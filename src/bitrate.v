==> flow/design.v <==
module bitrate(RST_BIT, EN, clk_CPU, bitrate, uart_clock);
parameter   Baudios300 =   4'b0000,
            Baudios600 =   4'b0001,
            Baudios1200 =  4'b0010,
            Baudios1800 =  4'b0011,
            Baudios2400 =  4'b0100,
            Baudios4800 =  4'b0101,
            Baudios9600 =  4'b0110, 
            Baudios19200 = 4'b0111,
            Baudios38400 = 4'b1000,
            Baudios57600 = 4'b1001,
            Baudios115200= 4'b1010;
input RST_BIT, EN, clk_CPU;            
input [3:0] bitrate;                   
output reg uart_clock;                 
reg [9:0] counter_final;               
reg [9:0] counter;                     
always @(*) begin
    case(bitrate)
        Baudios300     : counter_final = 10'd100;    
        Baudios600     : counter_final = 10'd150;
        Baudios1200    : counter_final = 10'd20;    
        Baudios1800    : counter_final = 10'd250;
        Baudios2400    : counter_final = 10'd300;
        Baudios4800    : counter_final = 10'd350;
        Baudios9600    : counter_final = 10'd400;
        Baudios19200   : counter_final = 10'd450;
        Baudios38400   : counter_final = 10'd500;
        Baudios57600   : counter_final = 10'd550;
        Baudios115200  : counter_final = 10'd600;
        default        : counter_final = 10'd400;    
    endcase
end
always @(posedge clk_CPU or negedge RST_BIT) begin
    if (!RST_BIT) begin
        counter <= 10'd0;
        uart_clock <= 1'b0;
    end else if (EN) begin
        if (counter == counter_final) begin
            uart_clock <= ~uart_clock;
            counter <= 10'd0;          
        end else begin
            counter <= counter + 1'd1;
        end
    end
end
endmodule
== Step by step through the tools: bitrate ==
What the tools print for bitrate, step after step.
Lines are those of the file above, counted from 1.
Operators: Yosys type, input widths -> output width; for muxes data width and select width s.
Cell names lack the library's common part.
Not given: n/a

* Top module: bitrate
* Clock: clk_CPU
* Cell library: sky130hd
* Library corner: tt_025C_1v80

== Word-level counts ==
Source: Yosys, flattened and elaborated, memories not mapped. Widths are those after wreduce. Registers that Yosys merges into a memory's read port (data or address) are not register bits. Print and check cells do not count. Equal cells are merged and count once.
Memory sizes are those after Yosys's memory passes, which may raise the word count (mostly to a power of two), join words into wider ones and drop unused or constant bits.

* Flip-flop bits (word level): 11
* Latch bits: 0
* Memory bits (writable): 0
* Bits in read-only memories: 144
* Clocked read ports x word width: 0
* Memory cells: 1
* Bits of input ports: 7
* Output and inout bits: 1

{| class="wikitable"
|+ Memories
! memory !! words !! bits a word !! read ports !! wr ports !! line !! source
|-
| (name not given) || 16 || 9 || 1 || 0 || 19 || <nowiki>case(bitrate)</nowiki>
|}

* $add $sub $neg: 1
* $mul: 0
* Div/mod/pow operators: 0
* Order comparisons: 0
* Equal/unequal tests: 1
* Shift operators: 0
* Muxes and demuxes: 1
* Bitwise operators: 1
* Reductions and logical operators: 1

{| class="wikitable"
|+ Operators by type and width
! cell !! count
|-
| $add 10x1->10 const B || 1
|-
| $eq 10x10->1 || 1
|-
| $mux 10 || 1
|-
| $reduce_and 2->1 || 1
|-
| $not 1->1 || 1
|}

== Logic depth ==
Depth = most cells in a row (Yosys ltp): at word level without a register or memory, in the mapped netlist without a sequential cell, where the memories' decode and read muxes count.

* Depth after elaboration: 2
* ABC_AREA: 0
* Mapped depth: 8

== After synthesis ==
Yosys stat after the flow's synthesis: flattened, memories mapped to cells. It holds for the ABC_AREA given above (unset counts as 0); a run with the other value may have another netlist.
Totals and module areas in this step are rounded.

{| class="wikitable"
|+ Cells by type
! cell type !! count !! total area (µm²)
|-
| dfrtp_1 || 11 || 275.264
|-
| ha_1 || 7 || 87.584
|-
| mux2i_1 || 7 || 70.067
|-
| nor2_1 || 12 || 45.043
|-
| xor2_1 || 4 || 35.034
|-
| nand2_1 || 8 || 30.029
|-
| nand3_1 || 6 || 30.029
|-
| nor3_1 || 6 || 30.029
|-
| xnor2_1 || 3 || 26.275
|-
| o21ai_0 || 5 || 25.024
|-
| buf_6 || 2 || 22.522
|-
| mux2_2 || 2 || 22.522
|-
| or3_1 || 3 || 18.768
|-
| and3b_1 || 2 || 17.517
|-
| o221ai_1 || 2 || 17.517
|-
| nor3_4 || 1 || 16.266
|-
| a21o_1 || 2 || 15.014
|-
| a221oi_2 || 1 || 15.014
|}

Other cell types: 21; their cells: 30.

* Cell count: 114
* Mapped area: 1000 µm²
* Sequential part of the area: 275 µm²
* Flip-flops: 11

== Worst setup path after synthesis ==
Source: OpenSTA report_checks on the synthesized netlist (no wires, ideal clock, input and output delay 20% of the period each), path of least setup slack; recovery checks are left aside. Register names are those of the netlist, which keeps one name where synthesis merged equal registers.

* Path type: input-to-reg
* From: input port bitrate[0]
* To: register uart_clock
* Clock period: 3.62 ns
* External input delay: 0.724 ns
* Arrival: 2.255 ns
* Data required time: 3.541 ns
* Slack: 1.286 ns
* Delay of the path: 1.610 ns
* Driving pins on the path: 8
* Buffers on the path: 0
* Synthesis period reached: 2.334 ns

"delay of the path" = arrival - input delay + setup time.
"driving pins on the path": output pins that drive a net of the path, with the launching flip-flop's if there is one; two outputs of one cell count as two.
"synthesis period reached" is the clock period less the worst setup slack; recovery checks do not enter. This is arithmetic on one report: input and output delays are still those of the set period (20% each).
Between the ends stands the longest chain of elaborated cells between them, by number of cells; it is not shown to be the way that was timed. Of several equally long chains one is given.
A line is the first line of the expression or statement that the cell stems from. Yosys adds cells for indexed reads and writes and turns some case tables into memories.
The chain passes a memory read, where the word-level depth is cut; so it can be longer than that depth.

* Cell sequence: inv_1 -> ha_1 -> mux2_2 -> o21ai_0 -> xnor2_1 -> nand3_2 -> nor3_4 -> xor2_1
* Length of the longest elaborated chain: 3
* Elaborated cells on any way between the ends: 3
* RTL lines with such cells: 2

{| class="wikitable"
|+ RTL lines, path post-synthesis
! item !! line !! source
|-
| start: declaration || 14 || <nowiki>input [3:0] bitrate;</nowiki>
|-
| $mem_v2 16x9 || 19 || <nowiki>case(bitrate)</nowiki>
|-
| $eq 10x10->1 || 39 || <nowiki>if (counter == counter_final) begin</nowiki>
|-
| $reduce_and 2->1 || n/a ||
|-
| end: assignment || 37 || <nowiki>uart_clock <= 1'b0;</nowiki>
|-
| end: assignment || 40 || <nowiki>uart_clock <= ~uart_clock;</nowiki>
|-
| end: declaration || 15 || <nowiki>output reg uart_clock;</nowiki>
|}

== Path in the finished layout ==
Path of least setup slack in the final report of flow run 1 (OpenROAD, finished layout, wires in). Where an end is a register, its clock arrival counts in the times.

* Path type: input-to-reg
* From: input port bitrate[0]
* To: register counter[5]
* Clock period: 2.35 ns
* External input delay: 0.47 ns
* Arrival: 2.63 ns
* Data required time: 2.51 ns
* Slack: -0.12 ns
* Driving pins on the path: 10
* Buffers on the path: 3

Between the ends stands the longest chain of elaborated cells between them, by number of cells; it is not shown to be the way that was timed. Of several equally long chains one is given.
The chain passes a memory read, where the word-level depth is cut; so it can be longer than that depth.
At most two assigning lines are given for a register; there are more.

* Cell sequence: clkdlybuf4s50_1 -> buf_4 -> ha_1 -> and3b_1 -> or3_1 -> a32oi_2 -> nand4_2 -> nor3_4 -> buf_4 -> nor2_1
* Length of the longest elaborated chain: 3
* Elaborated cells on any way between the ends: 3
* RTL lines with such cells: 2

{| class="wikitable"
|+ RTL lines, path after layout
! item !! line !! source
|-
| start: declaration || 14 || <nowiki>input [3:0] bitrate;</nowiki>
|-
| $mem_v2 16x9 || 19 || <nowiki>case(bitrate)</nowiki>
|-
| $eq 10x10->1 || 39 || <nowiki>if (counter == counter_final) begin</nowiki>
|-
| $mux 10 || 39 ||
|-
| end: assignment || 41 || <nowiki>counter <= 10'd0;</nowiki>
|-
| end: assignment || 43 || <nowiki>counter <= counter + 1'd1;</nowiki>
|-
| end: declaration || 17 || <nowiki>reg [9:0] counter;</nowiki>
|}

==> results <==
Measured results for bitrate: 2 stored runs of the Yosys and OpenROAD flow on sky130hd. The settings differ; the order carries no meaning. The constraints put input and output delay at 20% of the set period each and load the outputs with 0.01 pF.
"achieved clock period" is the run's clock period less its worst setup slack. It is reckoned from that one timing run; input and output delays stay at 20% of the period that was set.
"power" rests on the timing tool's default activity at the inputs, not on a simulated workload.
The measured numbers are rounded.

Flow run 1
==> flow/run.sh <==
#!/bin/bash
# the make line also repeats the synthesis and layout settings of config.mk as NAME=value (left out here)
make -C /OpenROAD-flow-scripts/flow DESIGN_CONFIG=/design/flow/config.mk WORK_HOME=/design/flow/orfs CLKGATE_MAP_FILE= finish
==> flow/config.mk <==
export PLATFORM = sky130hd
export DESIGN_NAME = bitrate
export DESIGN_NICKNAME = bitrate
export VERILOG_FILES = /design/flow/design.v
export SDC_FILE = /design/flow/constraint.sdc
export NUM_CORES = 4
export LEC_CHECK = 0
export CAP_MARGIN = 15
export CORE_MARGIN = 2
export CORE_UTILIZATION = 52
export GPL_ROUTABILITY_DRIVEN = 1
export HOLD_SLACK_MARGIN = 0.22
export MAX_ROUTING_LAYER = met5
export PLACE_DENSITY = 0.45
export SETUP_SLACK_MARGIN = -0.23
export SLEW_MARGIN = 20
export TNS_END_PERCENT = 80
==> flow/constraint.sdc <==
create_clock -name core_clock -period 2.35 [get_ports {clk_CPU}]
set_input_delay 0.4700 -clock core_clock [delete_from_list [all_inputs] [get_ports {clk_CPU}]]
set_output_delay 0.4700 -clock core_clock [all_outputs]
set_load 0.01 [all_outputs]

==> results of flow run 1 <==
chip area after synthesis (Yosys): 1000 µm²
die area: 2290 µm²
standard-cell area of the final layout: 1220 µm²
utilization: 69.3%
worst setup slack after layout: -0.118 ns
total negative slack: -0.796 ns
power: 716 µW
achieved clock period: 2.468 ns

Flow run 2
==> flow/run.sh <==
#!/bin/bash
# the make line also repeats the synthesis and layout settings of config.mk as NAME=value (left out here)
make -C /OpenROAD-flow-scripts/flow DESIGN_CONFIG=/design/flow/config.mk WORK_HOME=/design/flow/orfs CLKGATE_MAP_FILE= finish
==> flow/config.mk <==
export PLATFORM = sky130hd
export DESIGN_NAME = bitrate
export DESIGN_NICKNAME = bitrate
export VERILOG_FILES = /design/flow/design.v
export SDC_FILE = /design/flow/constraint.sdc
export NUM_CORES = 4
export LEC_CHECK = 0
export CAP_MARGIN = 10
export CELL_PAD_IN_SITES_DETAIL_PLACEMENT = 2
export CELL_PAD_IN_SITES_GLOBAL_PLACEMENT = 2
export CORE_MARGIN = 2
export CORE_UTILIZATION = 62
export CTS_CLUSTER_SIZE = 27
export GPL_ROUTABILITY_DRIVEN = 0
export GPL_TIMING_DRIVEN = 1
export PLACE_DENSITY_LB_ADDON = 0.28
export SETUP_SLACK_MARGIN = -0.1
export SLEW_MARGIN = 20
==> flow/constraint.sdc <==
create_clock -name core_clock -period 1.51 [get_ports {clk_CPU}]
set_input_delay 0.3020 -clock core_clock [delete_from_list [all_inputs] [get_ports {clk_CPU}]]
set_output_delay 0.3020 -clock core_clock [all_outputs]
set_load 0.01 [all_outputs]

==> results of flow run 2 <==
did not finish, placement stopped with FLW-0024
